==> flow/design.v <==
module FSM(OP, K, PERFORM, IN_WA, RESET, IN_DATA, CLOCK, OUT_DATA, WA, RA, DONE, IN_DONE, IN_STATE, STATE, ALU_SET, ALU_MODE, ALU_READ);
	input [2:0] OP;
	input [1:0] K;
	input [4:0] IN_DATA;
	input [1:0] IN_WA;
	input [4:0] IN_STATE;
	input PERFORM, RESET, CLOCK, IN_DONE;
	output reg [4:0] OUT_DATA;
	output reg [4:0] STATE;
	output reg [1:0] WA;
	output reg [1:0] RA;
	output reg DONE;
	output reg ALU_SET, ALU_READ;
	output reg [1:0] ALU_MODE;
	always @(posedge CLOCK) begin
		if (PERFORM == 0 && RESET == 0) begin
			DONE = 0;
			STATE = 5'b00000;
		end
		if (RESET == 1) begin
			OUT_DATA = 5'b00000;
			WA = 2'b00;
			RA = 2'b00;
			DONE = 1;
			STATE = 5'b00000;
			ALU_MODE = 2'b00;
			ALU_SET = 0;
		end
		case ({IN_DONE, PERFORM, OP})
			5'b01000: begin
				case (IN_WA)
					2'b00: begin	
						WA = 2'b01;
						OUT_DATA = 5'b00001;
					end
					2'b01: begin
						WA = 2'b10;
						OUT_DATA = 5'b00010;
					end
					2'b10: begin
						WA = 2'b11;
						OUT_DATA = 5'b00011;
					end
					2'b11: begin
						WA = 2'b00;
						OUT_DATA = 5'b00000;
						DONE = 1;
					end
				endcase
			end
			5'b01001: begin
				WA = 2'b00;
				OUT_DATA = K;
				DONE = 1;
			end
			5'b01010: begin
				RA = K;
				if (IN_STATE == 5'b00001) begin
					WA = 2'b00;
					OUT_DATA = IN_DATA;
					STATE = 5'b00000;
					DONE = 1;
				end
				else begin
					STATE = 5'b00001;
				end
			end
			5'b01011: begin
				WA = K;
				RA = 2'b00;
				if (IN_STATE == 5'b00001) begin
					OUT_DATA = IN_DATA;
					STATE = 5'b00000;
					DONE = 1;
				end
				STATE = 5'b00001;
			end
			5'b01100: begin
				if (IN_STATE == 5'b00100) begin  
					WA = 2'b00;
					OUT_DATA = IN_DATA;
					ALU_SET = 0;
					ALU_READ = 0;
					DONE = 1;
					STATE = 5'b00000;
				end
				else if (IN_STATE == 5'b00011) begin  
					ALU_READ = 1;
					OUT_DATA = IN_DATA;
					ALU_MODE = 2'b00;
					STATE = 5'b00100;
				end
				else if (IN_STATE == 5'b00010) begin  
					RA = K;
					ALU_SET = 1;
					STATE = 5'b00011;
				end
				else if (IN_STATE == 5'b00001) begin  
					OUT_DATA = IN_DATA;
					STATE = 5'b00010;
				end
				else begin  
					RA = 2'b00;
					STATE = 5'b00001;
				end
			end
			5'b01101: begin
				if (IN_STATE == 5'b00100) begin  
					WA = 2'b00;
					OUT_DATA = IN_DATA;
					ALU_SET = 0;
					ALU_READ = 0;
					DONE = 1;
					STATE = 5'b00000;
				end
				else if (IN_STATE == 5'b00011) begin  
					ALU_READ = 1;
					OUT_DATA = IN_DATA;
					ALU_MODE = 2'b01;
					STATE = 5'b00100;
				end
				else if (IN_STATE == 5'b00010) begin  
					RA = K;
					ALU_SET = 1;
					STATE = 5'b00011;
				end
				else if (IN_STATE == 5'b00001) begin  
					OUT_DATA = IN_DATA;
					STATE = 5'b00010;
				end
				else begin  
					RA = 2'b00;
					STATE = 5'b00001;
				end
			end
			5'b01110: begin
				if (IN_STATE == 5'b00100) begin  
					WA = 2'b00;
					OUT_DATA = IN_DATA;
					ALU_SET = 0;
					ALU_READ = 0;
					DONE = 1;
					STATE = 5'b00000;
				end
				else if (IN_STATE == 5'b00011) begin  
					ALU_READ = 1;
					OUT_DATA = IN_DATA;
					ALU_MODE = 2'b10;
					STATE = 5'b00100;
				end
				else if (IN_STATE == 5'b00010) begin  
					RA = K;
					ALU_SET = 1;
					STATE = 5'b00011;
				end
				else if (IN_STATE == 5'b00001) begin  
					OUT_DATA = IN_DATA;
					STATE = 5'b00010;
				end
				else begin  
					RA = 2'b00;
					STATE = 5'b00001;
				end
			end
			5'b01111: begin  
				if (IN_STATE == 5'b00010) begin  
					WA = 2'b00;
					OUT_DATA = IN_DATA;
					ALU_SET = 0;
					ALU_READ = 0;
					DONE = 1;
					STATE = 5'b00000;
				end
				else if (IN_STATE == 5'b00001) begin  
					OUT_DATA = IN_DATA;
					ALU_READ = 1;
					ALU_MODE = 2'b11;
					STATE = 5'b00010;
				end
				else begin  
					RA = K;
					STATE = 5'b00001;
				end
			end
		endcase
	end
endmodule
# --- Step by step through the tools: FSM ---
# The steps from the RTL of FSM to its reports follow in flow order.
# Lines are those of the file above, counted from 1.
# Library cell names are shortened.
design:
  design: "FSM"
  clock_port: "CLOCK"
  lib: "sky130hd"
  corner: "tt_025C_1v80"

# --- After elaboration ---
# Counts by Yosys on the flattened word-level netlist (proc, flatten, opt, wreduce; memories kept). Register bits leave out memories and registers merged into their read ports (data or address). Print and check cells are left out. Cells with the same type and inputs are merged into one.
bits:
  output_inout_bits: 19
  input_bits: 21
  ff_bits: 19
  elab_cells: 94
op_classes:
  reduce_and_logical: 8
  equal: 17
  bitwise: 2
  muxes: 59
ops:
  columns: ["op", "count"]
  rows:
  - ["5-bit two-way mux", 10]
  - ["2-bit two-way mux", 22]
  - ["5-bit by 4-bit equality test with 1-bit output (second input constant)", 8]
  - ["5-bit case mux with 4-bit select", 2]
  - ["5-bit case mux with 5-bit select", 1]
  - ["2-bit case mux with 4-bit select", 3]
  - ["1-bit two-way mux", 15]
  - ["2-bit case mux with 6-bit select", 1]
  - ["5-bit by 2-bit equality test with 1-bit output (second input constant)", 2]
  - ["8-bit nonzero test", 1]
  - ["3-bit OR reduction", 2]
  - ["1-bit case mux with 2-bit select", 3]
  - ["5-bit by 1-bit equality test with 1-bit output (second input constant)", 1]
  - ["5-bit by 3-bit equality test with 1-bit output (second input constant)", 1]
  - ["1-bit case mux with 5-bit select", 1]
  - ["2-bit equality test (second input constant)", 2]
  - ["4-bit nonzero test", 1]
  - ["3-bit by 1-bit inequality test with 1-bit output (second input constant)", 1]
  - ["3-bit inequality test (second input constant)", 1]
  - ["3-bit AND reduction", 1]
  - ["3-bit two-way mux", 1]
  - ["1-bit inverter", 2]
  - ["2-bit by 1-bit equality test with 1-bit output (second input constant)", 1]
  - ["2-bit zero test", 1]
  - ["2-bit OR reduction", 1]
  - ["1-bit logical AND", 1]

# --- Logic depth ---
# Depth = most cells in a row (Yosys ltp): at word level without a register or memory, in the mapped netlist without a sequential cell, where the memories' decode and read muxes count.
logic_depth:
  depth_word: 6
  ABC_AREA: 0
  ltp_mapped: 7
  mapped_depth_nobuf: 6

# --- After synthesis ---
# Source: synth_stat.txt of the flow (Yosys; design flattened, memories mapped). It holds for the ABC_AREA given above (unset counts as 0); a run with the other value may have another netlist.
# The area totals of this step are shown rounded.
synth_totals:
  buf_cells: 10
  cell_count: 153
  area_um2: 1200
  seq_area_um2: 380
  ffs: 17
by_type:
  columns: ["cell_type", "count", "area_total_um2"]
  rows:
  - ["dfxtp_1", 13, 260.25]
  - ["edfxtp_1", 4, 120.115]
  - ["nor2_1", 14, 52.55]
  - ["nand3_1", 10, 50.048]
  - ["nand2_1", 13, 48.797]
  - ["a21oi_1", 9, 45.043]
  - ["o21ai_1", 9, 45.043]
  - ["ha_1", 3, 37.536]
  - ["nor2b_1", 6, 37.536]
  - ["o22ai_1", 6, 37.536]
  - ["mux2_1", 3, 33.782]
  - ["a22oi_1", 4, 30.029]
  - ["a22o_1", 3, 26.275]
  - ["a32o_1", 2, 20.019]
  - ["mux2i_1", 2, 20.019]
  - ["nor3_2", 2, 20.019]
  - ["inv_1", 5, 18.768]
  - ["a21boi_1", 2, 15.014]
# Other cell types: 30; their cells: 43.

# --- Timing after synthesis ---
# Path of least setup slack by OpenSTA after synthesis, without wires, with an ideal clock, recovery checks aside; 20% of the period is set as input and as output delay. Where synthesis merged equal registers, the netlist keeps one of their names.
synth_path:
  path_type: "input to register"
  from: "input IN_STATE[1]"
  to: "register WA[0]"
  tclk_ps: 1950
  launch_ps: 390
  in_delay_ps: 390
  path_delay_ps: 1372
  slack_ps: 187
  required_time_ps: 1833
  path_buffers: 1
  stages: 6
  setup_time_ps: 117
  arrival_ps: 1645
  synth_period_reached_ps: 1763
# "path_delay_ps" is the arrival time less input delay plus setup time.
# "stages" counts driving pins, that of a launching flip-flop among them; a cell with two outputs on the path counts twice.
# "synth_period_reached_ps" = period - worst setup slack (recovery checks aside). The figure is calculated, with input and output delays left at 20% of the set period.
# The rows between start and end are the longest chain of elaborated cells between them; the timing report does not say that the signal goes this way. Where chains are equally long, one stands for them.
# A line is the first line of the expression or statement that the cell stems from. Yosys adds cells for indexed reads and writes and turns some case tables into memories.
# A register here has more assigning lines than the two given.
synth_between:
  path_cell_list: "buf_6 or3b_1 nor3_2 o22ai_1 a211o_1 a32o_1"
  elab_chain_len: 3
  cone_cells: 7
  classes_between: "eq/ne (3); mux (4)"
synth_lines:
  columns: ["element", "line", "source"]
  rows:
  - ["from (decl)", 6, "input [4:0] IN_STATE;"]
  - ["5-bit by 2-bit equality test with 1-bit output", 166, "if (IN_STATE == 5'b00010) begin"]
  - ["2-bit two-way mux", 166, null]
  - ["2-bit case mux with 6-bit select", 29, "case ({IN_DONE, PERFORM, OP})"]
  - ["to (assign)", 22, "WA = 2'b00;"]
  - ["to (assign)", 33, "WA = 2'b01;"]
  - ["to (decl)", 10, "output reg [1:0] WA;"]

# --- Path in the finished layout ---
# From the final timing report of entry A: the path of least setup slack in the routed layout; clock arrival at registers is part of the times.
# The report prints the path's times to 10 ps; the period is as set.
layout_path:
  path_type: "input to register"
  from: "input IN_STATE[4]"
  to: "register WA[0]"
  required_time_ps: 2200
  in_delay_ps: 410
  stages: 6
  launch_ps: 410
  slack_ps: 40
  setup_time_ps: 100
  path_buffers: 1
  tclk_ps: 2040
  arrival_ps: 2160
# The rows between start and end are the longest chain of elaborated cells between them; the timing report does not say that the signal goes this way. Where chains are equally long, one stands for them.
# A register here has more assigning lines than the two given.
layout_between:
  path_cell_list: "clkdlybuf4s50_1 nor3_4 and2_1 o22ai_1 a211o_1 a32o_1"
  elab_chain_len: 3
  cone_cells: 7
  classes_between: "eq/ne (3); mux (4)"
layout_lines:
  columns: ["element", "line", "source"]
  rows:
  - ["from (decl)", 6, "input [4:0] IN_STATE;"]
  - ["5-bit by 2-bit equality test with 1-bit output", 166, "if (IN_STATE == 5'b00010) begin"]
  - ["2-bit two-way mux", 166, null]
  - ["2-bit case mux with 6-bit select", 29, "case ({IN_DONE, PERFORM, OP})"]
  - ["to (assign)", 22, "WA = 2'b00;"]
  - ["to (assign)", 33, "WA = 2'b01;"]
  - ["to (decl)", 10, "output reg [1:0] WA;"]

Subject: flow runs of FSM

Hi,

Design FSM on sky130hd. What follows are 2 stored runs of the flow, each under its own settings; their order means nothing. The constraints put input and output delay at 20% of the set period each and load the outputs with 0.01 pF.
"clock_period_reached_ps" means the clock period less the worst setup slack. The figure is calculated, with input and output delays left at 20% of the set period.
"worst_setup_path_time_ps": the worst setup path's part of the clock period (all of it between registers, 20% less for each end at a port) less its slack. A launch clock that arrives late makes it longer, a capture clock that arrives late makes it shorter.
By "total_power_mw" is meant OpenSTA's value without simulated activity: inputs other than the clock are taken to toggle once in ten clock periods, and the tool carries that through the logic.
"worst_setup_path_time_ps" is given in steps of 10 ps.
The measured numbers are rounded.

--- entry A ---
==> flow/run.sh <==
#!/bin/bash
# the make line also repeats the synthesis and layout settings of config.mk as NAME=value (left out here)
make -C /OpenROAD-flow-scripts/flow DESIGN_CONFIG=/design/flow/config.mk WORK_HOME=/design/flow/orfs CLKGATE_MAP_FILE= finish
==> flow/config.mk <==
export PLATFORM = sky130hd
export DESIGN_NAME = FSM
export DESIGN_NICKNAME = FSM
export VERILOG_FILES = /design/flow/design.v
export SDC_FILE = /design/flow/constraint.sdc
export NUM_CORES = 4
export LEC_CHECK = 0
export CAP_MARGIN = 20
export CELL_PAD_IN_SITES_DETAIL_PLACEMENT = 0
export CELL_PAD_IN_SITES_GLOBAL_PLACEMENT = 2
export CORE_MARGIN = 2
export CORE_UTILIZATION = 25
export CTS_CLUSTER_SIZE = 42
export GPL_ROUTABILITY_DRIVEN = 1
export GPL_TIMING_DRIVEN = 0
export PLACE_DENSITY_LB_ADDON = 0.2
export SLEW_MARGIN = 20
export TNS_END_PERCENT = 15
==> flow/constraint.sdc <==
create_clock -name core_clock -period 2.04 [get_ports {CLOCK}]
set_input_delay 0.4080 -clock core_clock [delete_from_list [all_inputs] [get_ports {CLOCK}]]
set_output_delay 0.4080 -clock core_clock [all_outputs]
set_load 0.01 [all_outputs]

==> results, as YAML <==
results:
  post_synth_area_um2: 1200
  die_footprint_um2: 5400
  finalCellArea_um2: 1700
  worst_setup_slack_ps: 44
  worst_hold_slack_ps: 480
  total_power_mw: 0.83
  clock_period_reached_ps: 1996
  worst_setup_path_time_ps: 1590
  path_kind: "input to register"

--- entry B ---
==> flow/run.sh <==
#!/bin/bash
# the make line also repeats the synthesis and layout settings of config.mk as NAME=value (left out here)
make -C /OpenROAD-flow-scripts/flow DESIGN_CONFIG=/design/flow/config.mk WORK_HOME=/design/flow/orfs CLKGATE_MAP_FILE= finish
==> flow/config.mk <==
export PLATFORM = sky130hd
export DESIGN_NAME = FSM
export DESIGN_NICKNAME = FSM
export VERILOG_FILES = /design/flow/design.v
export SDC_FILE = /design/flow/constraint.sdc
export NUM_CORES = 4
export LEC_CHECK = 0
export CAP_MARGIN = 20
export CELL_PAD_IN_SITES_DETAIL_PLACEMENT = 2
export CORE_ASPECT_RATIO = 0.83
export CORE_MARGIN = 2
export CORE_UTILIZATION = 45
export MIN_ROUTING_LAYER = met1
export PLACE_DENSITY_LB_ADDON = 0.2
export SETUP_SLACK_MARGIN = 0.67
export SLEW_MARGIN = 20
export TNS_END_PERCENT = 30
==> flow/constraint.sdc <==
create_clock -name core_clock -period 2.33 [get_ports {CLOCK}]
set_input_delay 0.4660 -clock core_clock [delete_from_list [all_inputs] [get_ports {CLOCK}]]
set_output_delay 0.4660 -clock core_clock [all_outputs]
set_load 0.01 [all_outputs]

==> results, as YAML <==
outcome: "not finished: placement ended with error DPL-0033"

Regards
